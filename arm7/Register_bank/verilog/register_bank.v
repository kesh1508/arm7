==> flow/design.v <==
module register_bank(
  input clk,
  input reset,
  input [4:0] reg_addr1,
  input [4:0] reg_addr2,
  input [31:0] data_in,
  input write_enable,
  input read_enable,
  output reg [31:0] data_out1,
  output reg [31:0] data_out2,
  output reg [31:0] status_reg_out
);
  reg [31:0] registers [30:0];
  reg [31:0] status_regs [5:0];
  always @(posedge clk or negedge reset) begin
    if (!reset) begin
      for (int i = 0; i < 31; i++) begin
        registers[i] <= 32'b0;
      end
      for (int i = 0; i < 6; i++) begin
        status_regs[i] <= 32'b0;
      end
    end else begin
      if (write_enable) begin
        if (reg_addr1 != reg_addr2) begin
          registers[reg_addr1] <= data_in;
        end
        registers[reg_addr2] <= data_in;
      end
      if (read_enable) begin
        data_out1 <= registers[reg_addr1];
        data_out2 <= registers[reg_addr2];
        status_reg_out <= status_regs[reg_addr1];
      end
    end
  end
endmodule
== From RTL to reports: register_bank ==
Tool output for the design above, in the order of the flow.
Lines are those of the file above, counted from 1.
Operators: Yosys type, input widths -> output width; for muxes data width and select width s.
A cell with -- has no value.
Set-up
  top: register_bank
  clock port: clk
  library: sky130hd
  timing corner: tt_025C_1v80

== Word level ==
Yosys after proc, flatten, opt, wreduce and memory -nomap, before mapping. Print and check cells are not counted. Equal cells are merged and count once.
Word-level totals
  register bits after elaboration: 1056
  input port bits: 46
  output and inout bits: 96
  word-level cells: 285
Cells by class
  eq/ne operators: 61
  multiplexer cells: 95
  reductions and logical operators: 96
Operator list (count)
  $mux 32: 93
  $pmux 32 s31: 2
  $eq 5x5->1 const B: 30
  $reduce_bool 2->1: 62
  $reduce_and 3->1: 31
  $eq 5x4->1 const B: 16
  $eq 5x3->1 const B: 8
  $eq 5x2->1 const B: 4
  $eq 5x1->1 const B: 2
  $logic_not 5->1: 2
  $ne 5x5->1: 1
  $reduce_and 2->1: 1

== Logic depth ==
Depth = most cells in a row (Yosys ltp): at word level without a register or memory, in the mapped netlist without a sequential cell, where the memories' decode and read muxes count.
Depth
  depth after elaboration: 4
  ABC_AREA: 0
  depth in mapped cells: 10
  depth with buffers taken out: 5

== Mapped cells and area ==
Source: synth_stat.txt of the flow (Yosys; design flattened, memories mapped). It holds for the ABC_AREA given above (unset counts as 0); a run with the other value may have another netlist.
Synthesis totals
  mapped cells: 4657
  mapped area: 54308.3 sq um
  area of sequential cells: 26745.7 sq um
  flip-flop cells: 1056
  buffers: 554
Cells by type
  sky130_fd_sc_hd__dfrtp_1: count 992, total area 2.48E+04 sq um
  sky130_fd_sc_hd__mux2_2: count 926, total area 1.04E+04 sq um
  sky130_fd_sc_hd__a22oi_1: count 362, total area 2.72E+03 sq um
  sky130_fd_sc_hd__nand3_1: count 506, total area 2.53E+03 sq um
  sky130_fd_sc_hd__edfxtp_1: count 64, total area 1.92E+03 sq um
  sky130_fd_sc_hd__and3_1: count 242, total area 1.51E+03 sq um
  sky130_fd_sc_hd__nand4_1: count 194, total area 1.21E+03 sq um
  sky130_fd_sc_hd__clkbuf_1: count 310, total area 1.16E+03 sq um
  sky130_fd_sc_hd__buf_4: count 113, total area 848.314 sq um
  sky130_fd_sc_hd__mux2_1: count 73, total area 822.038 sq um
  sky130_fd_sc_hd__a2111oi_0: count 80, total area 700.672 sq um
  sky130_fd_sc_hd__o32a_1: count 55, total area 550.528 sq um
  sky130_fd_sc_hd__buf_2: count 94, total area 470.451 sq um
  sky130_fd_sc_hd__a222oi_1: count 38, total area 380.365 sq um
  sky130_fd_sc_hd__a22o_1: count 34, total area 297.786 sq um
  sky130_fd_sc_hd__a21oi_1: count 55, total area 275.264 sq um
  sky130_fd_sc_hd__mux2i_1: count 26, total area 260.25 sq um
  sky130_fd_sc_hd__or4_1: count 31, total area 232.723 sq um
Not listed: further types 58, cells in them 462.

== Worst setup path after synthesis ==
Path of least setup slack by OpenSTA after synthesis, without wires, with an ideal clock, recovery checks aside; 20% of the period is set as input and as output delay. Where synthesis merged equal registers, the netlist keeps one of their names.
Timing post-synthesis
  path kind: input to register
  from: input port reg_addr1[4]
  to: register data_out1[12]
  period: 3.18 ns
  external input delay: 0.636 ns
  setup time: 0.261 ns
  time at the first pin: 0.636 ns
  arrival: 2.382 ns
  required time: 2.919 ns
  setup slack: 0.537 ns
  delay of the path: 2.007 ns
  driving pins on the path: 9
  buffers on the path: 4
  synthesis period reached: 2.643 ns
"delay of the path" is the arrival time less input delay plus setup time.
"driving pins on the path": output pins that drive a net of the path, with the launching flip-flop's if there is one; two outputs of one cell count as two.
"synthesis period reached" = period - worst setup slack (recovery checks aside). The figure is calculated, with input and output delays left at 20% of the set period.
Between the ends stands the longest chain of elaborated cells between them, by number of cells; it is not shown to be the way that was timed. Of several equally long chains one is given.
Each line given opens the expression or statement behind the cell; cells for indexed reads and writes are added by Yosys, which also makes memories of some case tables.
On the way, post-synthesis
  cells stage by stage: sky130_fd_sc_hd__buf_2 > sky130_fd_sc_hd__buf_2 > sky130_fd_sc_hd__buf_2 > sky130_fd_sc_hd__buf_2 > sky130_fd_sc_hd__mux2i_1 > sky130_fd_sc_hd__o22ai_1 > sky130_fd_sc_hd__a221oi_1 > sky130_fd_sc_hd__o2111ai_1 > sky130_fd_sc_hd__o32a_1
  cells in the longest elaborated chain: 2
  elaborated cells between the ends (all ways): 32
  those cells by class: eq/ne (30); mux (1); reduce/logical (1)
Ends and longest elaborated chain, post-synthesis
  start: declaration: line 4  | input [4:0] reg_addr1,
  $eq 5x5->1: line 31  | data_out1 <= registers[reg_addr1];
  $pmux 32 s31: line 31
  end: assignment: line 31
  end: declaration: line 9  | output reg [31:0] data_out1,

== Timing after layout ==
From the final timing report of job 1: the path of least setup slack in the routed layout; clock arrival at registers is part of the times.
Timing after layout
  path kind: input to register
  from: input port reg_addr1[2]
  to: register data_out1[18]
  period: 3.14 ns
  external input delay: 0.63 ns
  setup time: 0.26 ns
  time at the first pin: 0.63 ns
  arrival: 3.72 ns
  required time: 3.67 ns
  setup slack: -0.05 ns
  driving pins on the path: 9
  buffers on the path: 4
Between the ends stands the longest chain of elaborated cells between them, by number of cells; it is not shown to be the way that was timed. Of several equally long chains one is given.
On the way, after layout
  cells stage by stage: sky130_fd_sc_hd__clkdlybuf4s50_1 > sky130_fd_sc_hd__buf_12 > sky130_fd_sc_hd__nor3b_4 > sky130_fd_sc_hd__buf_12 > sky130_fd_sc_hd__and2_1 > sky130_fd_sc_hd__buf_4 > sky130_fd_sc_hd__a2111oi_0 > sky130_fd_sc_hd__nand4_1 > sky130_fd_sc_hd__o32a_1
  cells in the longest elaborated chain: 2
  elaborated cells between the ends (all ways): 32
  those cells by class: eq/ne (30); mux (1); reduce/logical (1)
Ends and longest elaborated chain, after layout
  start: declaration: line 4  | input [4:0] reg_addr1,
  $eq 5x5->1: line 31  | data_out1 <= registers[reg_addr1];
  $pmux 32 s31: line 31
  end: assignment: line 31
  end: declaration: line 9  | output reg [31:0] data_out1,

==> results <==
Design register_bank on sky130hd. What follows are 2 stored runs of the flow, each under its own settings; their order means nothing. The constraints put input and output delay at 20% of the set period each and load the outputs with 0.01 pF.
"achieved clock period (ns)" is the run's clock period less its worst setup slack. It is reckoned from that one timing run; input and output delays stay at 20% of the period that was set.
"worst setup path time (ns)" is the time allowed to the run's worst setup path (the clock period less input and output delay, where it has them) less its slack. Clock arrival times count: a late capture clock shortens it, a late launch clock lengthens it.
"finish__power__total": no workload was simulated; the value follows from the tool's default switching activity.

settings of job 1
{
  "period_ns": 3.14,
  "CORE_UTILIZATION": 45,
  "CAP_MARGIN": 20,
  "CORE_MARGIN": 2,
  "SLEW_MARGIN": 20
}
report of job 1
yosys chip area after synthesis (um^2): 54308.3
finish__design__die__area: 123478.0
finish__design__instance__area__stdcell: 67419.7
finish__timing__setup__ws: -0.051
finish__timing__setup__tns: -0.063
finish__power__total: 4.355e-02
achieved clock period (ns): 3.191
worst setup path time (ns): 2.56
worst setup path kind: input to register

settings of job 2
{
  "period_ns": 3.01,
  "CORE_UTILIZATION": 65,
  "PLACE_DENSITY_LB_ADDON": 0.02,
  "CELL_PAD_IN_SITES_GLOBAL_PLACEMENT": 3,
  "CELL_PAD_IN_SITES_DETAIL_PLACEMENT": 2,
  "TNS_END_PERCENT": 100,
  "GPL_TIMING_DRIVEN": 1,
  "GPL_ROUTABILITY_DRIVEN": 0,
  "CAP_MARGIN": 40,
  "CORE_MARGIN": 2,
  "SLEW_MARGIN": 20
}
report of job 2: did not finish, place, FLW-0024
